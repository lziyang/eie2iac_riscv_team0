==> flow/design.v <==
module PCMux (
    input logic [31:0] PCPlus4,
    input logic [31:0] PCTarget,
    input logic [31:0] PCJALR,
    input logic [1:0] PCSrc,
    output logic [31:0] PCNext
);
    always_comb begin
        case (PCSrc)
            2'b00: PCNext = PCPlus4;
            2'b01: PCNext = PCTarget;
            2'b10: PCNext = PCJALR;
            default: PCNext = PCPlus4;
        endcase
    end
endmodule
module PCReg (
    input logic clk,
    input logic rst,
    input logic [31:0] PCNext,
    output logic [31:0] PC
);
    initial begin
        PC = 32'hBFC00000; 
    end
    always_ff @(posedge clk or posedge rst) begin
        if (rst)
            PC <= 32'h0;
        else
            PC <= PCNext;
    end
endmodule
module PCTop (
    input logic clk,
    input logic rst,
    input logic [1:0] PCSrc,
    input logic [31:0] ImmExt,
    input logic [31:0] PCJALR,
    output logic [31:0] PC,
    output logic [31:0] PCPlus4
);
    logic [31:0] PCTarget;
    logic [31:0] PCNext;
PCReg PCReg (
    .clk (clk),
    .rst (rst),
    .PCNext (PCNext),
    .PC (PC)
    );
PCMux PCMux (
    .PCPlus4 (PCPlus4),
    .PCTarget (PCTarget),
    .PCJALR (PCJALR),
    .PCSrc (PCSrc),
    .PCNext (PCNext)
    );
    assign PCPlus4 = PC + 4;
    assign PCTarget = PC + ImmExt;
endmodule
### Tool chain data of PCTop

Tool output for the design above, in the order of the flow.
Line numbers count from 1 in the design file above.
Operators carry their Yosys type and port widths (W data, S select, Z words).
The mark n/a stands for no value.

* design top: PCTop
* clock input: clk
* cell library: sky130hd
* library corner: tt_025C_1v80

### Word level

Source: Yosys, flattened and elaborated, memories not mapped. Widths are those after wreduce; folded enables and synchronous resets count as part of the registers. Registers that Yosys merges into a memory's read port (data or address) are not register bits. Print and check cells do not count. Equal cells are merged and count once.

* eq/ne operators: 2
* add/sub/neg operators: 2
* muxes and demuxes: 1

Operators with widths (number)
* $pmux W32 S2: 1
* $add A32 B3 Y32 const B: 1
* $add A32 B32 Y32: 1
* $eq A2 B1 Y1 const B: 1
* $eq A2 B2 Y1 const B: 1

* flip-flop bits (word level): 32
* bits of input ports: 68
* cells after elaboration: 6
* output and inout bits: 64

### Depth

Longest topological path by Yosys (ltp), each cell counted once; first at word level (registers and memories cut), then after technology mapping (sequential cells cut; the memories' decode and read muxes count).

* word-level depth: 2
* ABC_AREA: 1
* depth in mapped cells: 13
* gate-level depth less buffers: 13

### Netlist

Source: synth_stat.txt of the flow (Yosys; design flattened, memories mapped). It holds for the ABC_AREA given above (unset counts as 0); a run with the other value may have another netlist.

Cells by type
* sky130_fd_sc_hd__nand2_1: number 270, total area 1.01E+03 um^2
* sky130_fd_sc_hd__dfrtp_1: number 32, total area 800.768 um^2
* sky130_fd_sc_hd__inv_1: number 140, total area 525.504 um^2
* sky130_fd_sc_hd__a21oi_1: number 90, total area 450.432 um^2
* sky130_fd_sc_hd__ha_1: number 34, total area 425.408 um^2
* sky130_fd_sc_hd__nor2_1: number 88, total area 330.317 um^2
* sky130_fd_sc_hd__nand3_1: number 46, total area 230.221 um^2
* sky130_fd_sc_hd__xor2_1: number 16, total area 140.134 um^2
* sky130_fd_sc_hd__nor3_1: number 15, total area 75.072 um^2
* sky130_fd_sc_hd__nand4_1: number 11, total area 68.816 um^2
* sky130_fd_sc_hd__xnor2_1: number 7, total area 61.309 um^2
* sky130_fd_sc_hd__nor3_2: number 6, total area 60.058 um^2
* sky130_fd_sc_hd__o21ai_0: number 12, total area 60.058 um^2
* sky130_fd_sc_hd__clkbuf_1: number 10, total area 37.536 um^2
* sky130_fd_sc_hd__xnor2_2: number 2, total area 32.531 um^2
* sky130_fd_sc_hd__xor2_2: number 2, total area 32.531 um^2
* sky130_fd_sc_hd__a21o_1: number 3, total area 22.522 um^2
* sky130_fd_sc_hd__nand3b_1: number 3, total area 22.522 um^2

Other cell types: 15; their cells: 21.

* sequential part of the area: 800.8 um^2
* chip area (Yosys): 4585.6 um^2
* cells in the netlist: 808
* buffer cells: 14
* flip-flops: 32

### Path before layout

Path of least setup slack by OpenSTA after synthesis, without wires, with an ideal clock, recovery checks aside; 20% of the period is set as input and as output delay. Where synthesis merged equal registers, the netlist keeps one of their names.

* kind: reg2out
* start: register PCReg.PC[2]
* end: output PCPlus4[26]
* buffers on the path: 0
* period: 3.33 ns
* stages: 9
* path slack: 1.139 ns
* arrival: 1.525 ns
* launch time at the first pin: 0.000 ns
* external output delay: 0.666 ns
* required time: 2.664 ns
* delay of the path: 1.525 ns
* period reached after synthesis: 2.191 ns

"delay of the path" is the arrival time less input delay plus setup time.
At an output port there is no setup time.
"stages": output pins that drive a net of the path, with the launching flip-flop's if there is one; two outputs of one cell count as two.
"period reached after synthesis" is the clock period less the worst setup slack; recovery checks do not enter. This is arithmetic on one report: input and output delays are still those of the set period (20% each).
Between the ends stands the longest chain of elaborated cells between them, by number of cells; it is not shown to be the way that was timed. Of several equally long chains one is given.
Each line given opens the expression or statement behind the cell; cells for indexed reads and writes are added by Yosys, which also makes memories of some case tables.

* path through: sky130_fd_sc_hd__dfrtp_1 -> sky130_fd_sc_hd__ha_1 -> sky130_fd_sc_hd__nand3_2 -> sky130_fd_sc_hd__nor3_4 -> sky130_fd_sc_hd__nand3b_4 -> sky130_fd_sc_hd__nor2_8 -> sky130_fd_sc_hd__nand3_1 -> sky130_fd_sc_hd__nand2_1 -> sky130_fd_sc_hd__nand2_1
* cells in the longest elaborated chain: 1
* elaborated cells on any way between the ends: 1
* RTL lines with such cells: 1
* those cells by class: add/sub: 1

Ends and longest elaborated chain, after synthesis
* from (decl): RTL line 21 `output logic [31:0] PC`
* from (assign): RTL line 28 `PC <= 32'h0;`
* from (assign): RTL line 30 `PC <= PCNext;`
* $add A32 B3 Y32: RTL line 57 `assign PCPlus4 = PC + 4;`
* to (decl): RTL line 40 `output logic [31:0] PCPlus4`

### Worst path after layout

Path of least setup slack in the final report of entry A (OpenROAD, finished layout, wires in). Where an end is a register, its clock arrival counts in the times.

* kind: reg2out
* start: register PCReg.PC[6]
* end: output PCPlus4[20]
* arrival: 1.91 ns
* required time: 1.54 ns
* external output delay: 0.39 ns
* path slack: -0.37 ns
* period: 1.93 ns
* stages: 9
* launch time at the first pin: 0.29 ns
* buffers on the path: 3

Between the ends stands the longest chain of elaborated cells between them, by number of cells; it is not shown to be the way that was timed. Of several equally long chains one is given.

* path through: sky130_fd_sc_hd__dfrtp_2 -> sky130_fd_sc_hd__buf_12 -> sky130_fd_sc_hd__nand2_2 -> sky130_fd_sc_hd__buf_6 -> sky130_fd_sc_hd__nor3_4 -> sky130_fd_sc_hd__nand3b_4 -> sky130_fd_sc_hd__nor2_8 -> sky130_fd_sc_hd__xor2_2 -> sky130_fd_sc_hd__buf_2
* cells in the longest elaborated chain: 1
* elaborated cells on any way between the ends: 1
* RTL lines with such cells: 1
* those cells by class: add/sub: 1

Ends and longest elaborated chain, after layout
* from (decl): RTL line 21 `output logic [31:0] PC`
* from (assign): RTL line 28 `PC <= 32'h0;`
* from (assign): RTL line 30 `PC <= PCNext;`
* $add A32 B3 Y32: RTL line 57 `assign PCPlus4 = PC + 4;`
* to (decl): RTL line 40 `output logic [31:0] PCPlus4`

Stored flow runs of PCTop (2 of them; Yosys, OpenROAD, sky130hd). They differ in their settings and are not a sequence. Constraints: input delay and output delay 20% of the set period each, output load 0.01 pF.
"time on the worst setup path" means the part of the period allowed to the worst setup path (the constraints hold back 20% at inputs and 20% at outputs) less its slack; where the path has registers, the arrival times of their clocks count too.
By "total power of the final layout" is meant OpenSTA's value without simulated activity: inputs other than the clock are taken to toggle once in ten clock periods, and the tool carries that through the logic.

### Entry A

Settings: `period_ns=1.93`, `CORE_UTILIZATION=19`, `SETUP_SLACK_MARGIN=-0.05`, `PLACE_DENSITY_LB_ADDON=0.12`, `CORE_MARGIN=9`, `CELL_PAD_IN_SITES_GLOBAL_PLACEMENT=3`, `ABC_AREA=1`, `GPL_TIMING_DRIVEN=1`, `GPL_ROUTABILITY_DRIVEN=0`, `CAP_MARGIN=5`, `SLEW_MARGIN=5`, `MAX_ROUTING_LAYER=met5`

- Post-layout utilization: 47.0 %
- Area of the synthesized netlist: 4585.6 um^2
- Final setup TNS: -8.001 ns
- Lowest setup slack: -0.370 ns
- Die size: 30052.0 um^2
- Time on the worst setup path: 1.91 ns
- Critical path type: reg2out
- Total power of the final layout: 9843 uW

### Entry B

Settings: `period_ns=3.54`, `CORE_UTILIZATION=39`, `SETUP_SLACK_MARGIN=0.31`, `PLACE_DENSITY=0.81`, `CORE_MARGIN=6`, `CELL_PAD_IN_SITES_GLOBAL_PLACEMENT=1`, `CELL_PAD_IN_SITES_DETAIL_PLACEMENT=1`, `GPL_TIMING_DRIVEN=1`, `GPL_ROUTABILITY_DRIVEN=0`, `CTS_CLUSTER_SIZE=20`, `CTS_CLUSTER_DIAMETER=143`, `CAP_MARGIN=25`, `SLEW_MARGIN=35`, `MAX_ROUTING_LAYER=met5`

- Post-layout utilization: 57.7 %
- Area of the synthesized netlist: 3834.9 um^2
- Final setup TNS: 0.000 ns
- Lowest setup slack: 0.315 ns
- Die size: 12356.5 um^2
- Time on the worst setup path: 2.52 ns
- Critical path type: reg2out
- Total power of the final layout: 2880 uW
